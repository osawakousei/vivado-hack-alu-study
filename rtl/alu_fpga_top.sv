==> flow/design.v <==
`timescale 1ns / 1ps
module alu_fpga_top (
    input  logic        clk,       
    input  logic        btnC,      
    input  logic        btnU,      
    input  logic        btnD,      
    input  logic        btnL,      
    input  logic [15:0] sw,        
    output logic [15:0] led        
);
    logic reset_n;
    assign reset_n = ~btnC;  
    logic [15:0] reg_x;
    logic [15:0] reg_y;
    logic [5:0]  reg_ctrl;
    logic pulse_load_x;
    logic pulse_load_y;
    logic pulse_load_ctrl;
    button_debouncer db_u (.clk(clk), .reset_n(reset_n), .btn_in(btnU), .btn_out(pulse_load_x));
    button_debouncer db_d (.clk(clk), .reset_n(reset_n), .btn_in(btnD), .btn_out(pulse_load_y));
    button_debouncer db_l (.clk(clk), .reset_n(reset_n), .btn_in(btnL), .btn_out(pulse_load_ctrl));
    always_ff @(posedge clk) begin
        if (!reset_n) begin
            reg_x    <= '0;
            reg_y    <= '0;
            reg_ctrl <= 6'b101010;  
        end else begin
            if (pulse_load_x)    reg_x    <= sw;
            if (pulse_load_y)    reg_y    <= sw;
            if (pulse_load_ctrl) reg_ctrl <= sw[5:0];  
        end
    end
    logic [15:0] alu_out;
    logic        zr_flag;
    logic        ng_flag;
    hack_alu u_alu (
        .x   (reg_x),
        .y   (reg_y),
        .zx  (reg_ctrl[5]),
        .nx  (reg_ctrl[4]),
        .zy  (reg_ctrl[3]),
        .ny  (reg_ctrl[2]),
        .f   (reg_ctrl[1]),
        .no  (reg_ctrl[0]),
        .out (alu_out),
        .zr  (zr_flag),
        .ng  (ng_flag)
    );
    assign led = alu_out;
endmodule
`timescale 1ns / 1ps
module button_debouncer (
    input  logic clk,
    input  logic reset_n,
    input  logic btn_in,
    output logic btn_out  
);
    logic sync_0, sync_1;
    always_ff @(posedge clk) begin
        if (!reset_n) begin
            sync_0 <= 1'b0;
            sync_1 <= 1'b0;
        end else begin
            sync_0 <= btn_in;
            sync_1 <= sync_0;
        end
    end
    logic [19:0] counter;
    logic        debounced_state;
    always_ff @(posedge clk) begin
        if (!reset_n) begin
            counter <= '0;
            debounced_state <= 1'b0;
        end else begin
            if (sync_1 != debounced_state) begin
                counter <= counter + 1;
                if (counter == 20'hFFFFF) begin
                    debounced_state <= sync_1;
                    counter <= '0;
                end
            end else begin
                counter <= '0;
            end
        end
    end
    logic prev_state;
    always_ff @(posedge clk) begin
        if (!reset_n) begin
            prev_state <= 1'b0;
            btn_out    <= 1'b0;
        end else begin
            prev_state <= debounced_state;
            btn_out    <= debounced_state & ~prev_state;  
        end
    end
endmodule
`timescale 1ns / 1ps
module hack_alu (
    input  logic [15:0] x,    
    input  logic [15:0] y,    
    input  logic        zx,   
    input  logic        nx,   
    input  logic        zy,   
    input  logic        ny,   
    input  logic        f,    
    input  logic        no,   
    output logic [15:0] out,  
    output logic        zr,   
    output logic        ng    
);
    logic [15:0] x_z, x_n;      
    logic [15:0] y_z, y_n;      
    logic [15:0] result_f;      
    logic [15:0] result_final;  
    always_comb begin
        x_z = zx ? 16'h0000 : x;
        x_n = nx ? ~x_z     : x_z;
        y_z = zy ? 16'h0000 : y;
        y_n = ny ? ~y_z     : y_z;
        if (f) begin
            result_f = x_n + y_n;
        end else begin
            result_f = x_n & y_n;
        end
        result_final = no ? ~result_f : result_f;
        out = result_final;
        zr = (result_final == 16'h0000);
        ng = result_final[15];
    end
endmodule
# Step by step through the tools: alu_fpga_top
# Tool output for the design above, in the order of the flow.
# Lines are those of the file above, counted from 1.
# Operators carry their Yosys type and port widths (W data, S select, Z words).
# Not given: n/a
# setup
design	alu_fpga_top
clock	clk
cell_library	sky130hd
corner	tt_025C_1v80

# After elaboration
# Source: Yosys, flattened and elaborated, memories not mapped. Widths are those after wreduce. Registers that Yosys merges into a memory's read port (data or address) are not register bits. Print and check cells do not count. Equal cells are merged and count once.
# bits
word_cells	56
output_inout_bits	16
inputBits	21
regBits	113
# op_classes
n_addsub	4
n_reduce_logical	6
n_eq	6
logic	13
n_mux	6
# op_table
cell	count
$mux W16	6
$add A20 B1 Y20 const B	3
$eq A20 B20 Y1 const B	3
$not A16 Y16	3
$add A16 B16 Y16	1
$and A16 B16 Y16	1
$reduce_or A3 Y1	3
$not A1 Y1	6
$reduce_and A2 Y1	3
$ne A1 B1 Y1	3
$and A1 B1 Y1	3

# Longest topological paths
# Longest topological path by Yosys (ltp), each cell counted once; first at word level (registers and memories cut), then after technology mapping (sequential cells cut; the memories' decode and read muxes count).
# logic_depth
depth_word	7
abc_area	0
depth_mapped	12
ltp_nobuf	10

# Mapped cells and area
# The flow's flattened synthesis, as Yosys stat reports it; memories are mapped. The netlist is that of the ABC_AREA named above (0 if unset); the other value can give another one.
# types
type	count
sky130_fd_sc_hd__dfxtp_1	113
sky130_fd_sc_hd__xnor2_1	67
sky130_fd_sc_hd__mux2i_1	47
sky130_fd_sc_hd__nor2_1	112
sky130_fd_sc_hd__xor2_1	39
sky130_fd_sc_hd__ha_1	19
sky130_fd_sc_hd__nand2b_1	35
sky130_fd_sc_hd__nand2_1	39
sky130_fd_sc_hd__nand3_1	22
sky130_fd_sc_hd__a21oi_1	21
sky130_fd_sc_hd__nor2b_1	16
sky130_fd_sc_hd__nand4_1	15
sky130_fd_sc_hd__and4_1	8
sky130_fd_sc_hd__buf_6	6
sky130_fd_sc_hd__o21ai_0	11
sky130_fd_sc_hd__and3_1	8
sky130_fd_sc_hd__clkbuf_1	12
sky130_fd_sc_hd__nor3_1	9
# Other cell types: 41; their cells: 91.
# mapped
sequential_area_um2	2262.2
synth_area_um2	6095.8
cells	690
ff_cells	113
n_buf	32
# By module: a second synthesis without flattening, with its own total; a netlist apart from the flattened one above.
# hier_totals
hier_cells	748
area_unflattened_um2	6513.7
# Rows give one instance, submodules left out.
# by_module
module	n_cells	seq_area_um2	area_um2	instances
button_debouncer	119	500.5	1077.3	3
hack_alu	267	0.0	1906.8	1
alu_fpga_top	124	760.7	1375.1	1

# Path before layout
# Source: OpenSTA report_checks on the synthesized netlist (no wires, ideal clock, input and output delay 20% of the period each), path of least setup slack; recovery checks are left aside. Register names are those of the netlist, which keeps one name where synthesis merged equal registers.
# synth_timing
path_kind	register to output
from	reg reg_ctrl[2]
to	out led[12]
driving_pins	11
out_delay_ps	1486
path_slack_ps	3339
launch_ps	0
delay_ps	2605
arrival_ps	2605
tclk_ps	7430
t_required_ps	5944
period_less_setup_slack_ps	4091
# "delay_ps" is the arrival time less input delay plus setup time.
# At an output port there is no setup time.
# "driving_pins": output pins that drive a net of the path, with the launching flip-flop's if there is one; two outputs of one cell count as two.
# "period_less_setup_slack_ps" = period - worst setup slack (recovery checks aside). The figure is calculated, with input and output delays left at 20% of the set period.
# Between the ends stands the longest chain of elaborated cells between them, by number of cells; it is not shown to be the way that was timed. Of several equally long chains one is given.
# Each line given opens the expression or statement behind the cell; cells for indexed reads and writes are added by Yosys, which also makes memories of some case tables.
# synth_via
path_cell_list	sky130_fd_sc_hd__dfxtp_1 -> sky130_fd_sc_hd__clkbuf_1 -> sky130_fd_sc_hd__buf_2 -> sky130_fd_sc_hd__xnor2_1 -> sky130_fd_sc_hd__ha_1 -> sky130_fd_sc_hd__and4_1 -> sky130_fd_sc_hd__o21a_2 -> sky130_fd_sc_hd__a21oi_2 -> sky130_fd_sc_hd__or4_1 -> sky130_fd_sc_hd__and3_1 -> sky130_fd_sc_hd__xnor2_1
elab_chain_len	5
# synth_rtl
item	line	text
start, declared	15	logic [5:0]  reg_ctrl;
start, assigned	26	reg_ctrl <= 6'b101010;
start, assigned	30	if (pulse_load_ctrl) reg_ctrl <= sw[5:0];
$mux W16	119	y_n = ny ? ~y_z     : y_z;
$add A16 B16 Y16	121	result_f = x_n + y_n;
$mux W16	120	if (f) begin
$not A16 Y16	125	result_final = no ? ~result_f : result_f;
$mux W16	125
end, declared	9	output logic [15:0] led

# Path in the finished layout
# From the final timing report of stored run 1: the path of least setup slack in the routed layout; clock arrival at registers is part of the times.
# The path's times are printed in steps of 10 ps; the period is the one set.
# layout_timing
path_kind	register to output
from	reg reg_ctrl[3]
to	out led[12]
launch_ps	430
driving_pins	15
out_delay_ps	630
path_slack_ps	-780
tclk_ps	3150
arrival_ps	3300
t_required_ps	2520
# Between the ends stands the longest chain of elaborated cells between them, by number of cells; it is not shown to be the way that was timed. Of several equally long chains one is given.
# layout_via
path_cell_list	sky130_fd_sc_hd__dfxtp_4 -> sky130_fd_sc_hd__buf_12 -> sky130_fd_sc_hd__buf_4 -> sky130_fd_sc_hd__nand2b_1 -> sky130_fd_sc_hd__xnor2_1 -> sky130_fd_sc_hd__ha_1 -> sky130_fd_sc_hd__buf_4 -> sky130_fd_sc_hd__buf_4 -> sky130_fd_sc_hd__buf_4 -> sky130_fd_sc_hd__nand3_1 -> sky130_fd_sc_hd__o211ai_1 -> sky130_fd_sc_hd__o21ai_0 -> sky130_fd_sc_hd__and3_4 -> sky130_fd_sc_hd__xnor2_2 -> sky130_fd_sc_hd__buf_2
elab_chain_len	7
# layout_rtl
item	line	text
start, declared	15	logic [5:0]  reg_ctrl;
start, assigned	26	reg_ctrl <= 6'b101010;
start, assigned	30	if (pulse_load_ctrl) reg_ctrl <= sw[5:0];
$mux W16	118	y_z = zy ? 16'h0000 : y;
$not A16 Y16	119	y_n = ny ? ~y_z     : y_z;
$mux W16	119
$add A16 B16 Y16	121	result_f = x_n + y_n;
$mux W16	120	if (f) begin
$not A16 Y16	125	result_final = no ? ~result_f : result_f;
$mux W16	125
end, declared	9	output logic [15:0] led

# Measured results for alu_fpga_top: 2 stored runs of the Yosys and OpenROAD flow on sky130hd. The settings differ; the order carries no meaning. The constraints put input and output delay at 20% of the set period each and load the outputs with 0.01 pF.
# "clock_period_reached_ps" is the run's clock period less its worst setup slack. It is reckoned from that one timing run; input and output delays stay at 20% of the period that was set.
# "worst_path_allowed_less_slack_ps": the worst setup path's part of the clock period (all of it between registers, 20% less for each end at a port) less its slack. A launch clock that arrives late makes it longer, a capture clock that arrives late makes it shorter.
# "power_mw": no workload was simulated; the value follows from the tool's default switching activity.
# "worst_path_allowed_less_slack_ps" is known to 10 ps.
# A setting shown as n/a is not set for that run.
run name	period_ns	CORE_UTILIZATION	SETUP_SLACK_MARGIN	PLACE_DENSITY	CELL_PAD_IN_SITES_DETAIL_PLACEMENT	GPL_ROUTABILITY_DRIVEN	CTS_CLUSTER_DIAMETER	SLEW_MARGIN	CAP_MARGIN	CORE_MARGIN	fin_ws_ps	clock_period_reached_ps	power_mw	synthArea_um2	finalCellArea_um2	post_route_util_pct	ws_hold_ps	worst_path_allowed_less_slack_ps	worst_path_kind	die_area_um2	final_setup_tns_ps
stored run 1	3.15	23	0.86	0.92	2	0	354	15	20	2	-783	3933	3.437	6095.8	8898.5	34.1	413	3300	register to output	27822.2	-7192
stored run 2	3.67	16	n/a	n/a	n/a	n/a	n/a	20	20	2	9	3661	3.013	6095.8	8055.2	21.4	381	2930	register to output	39676.7	0
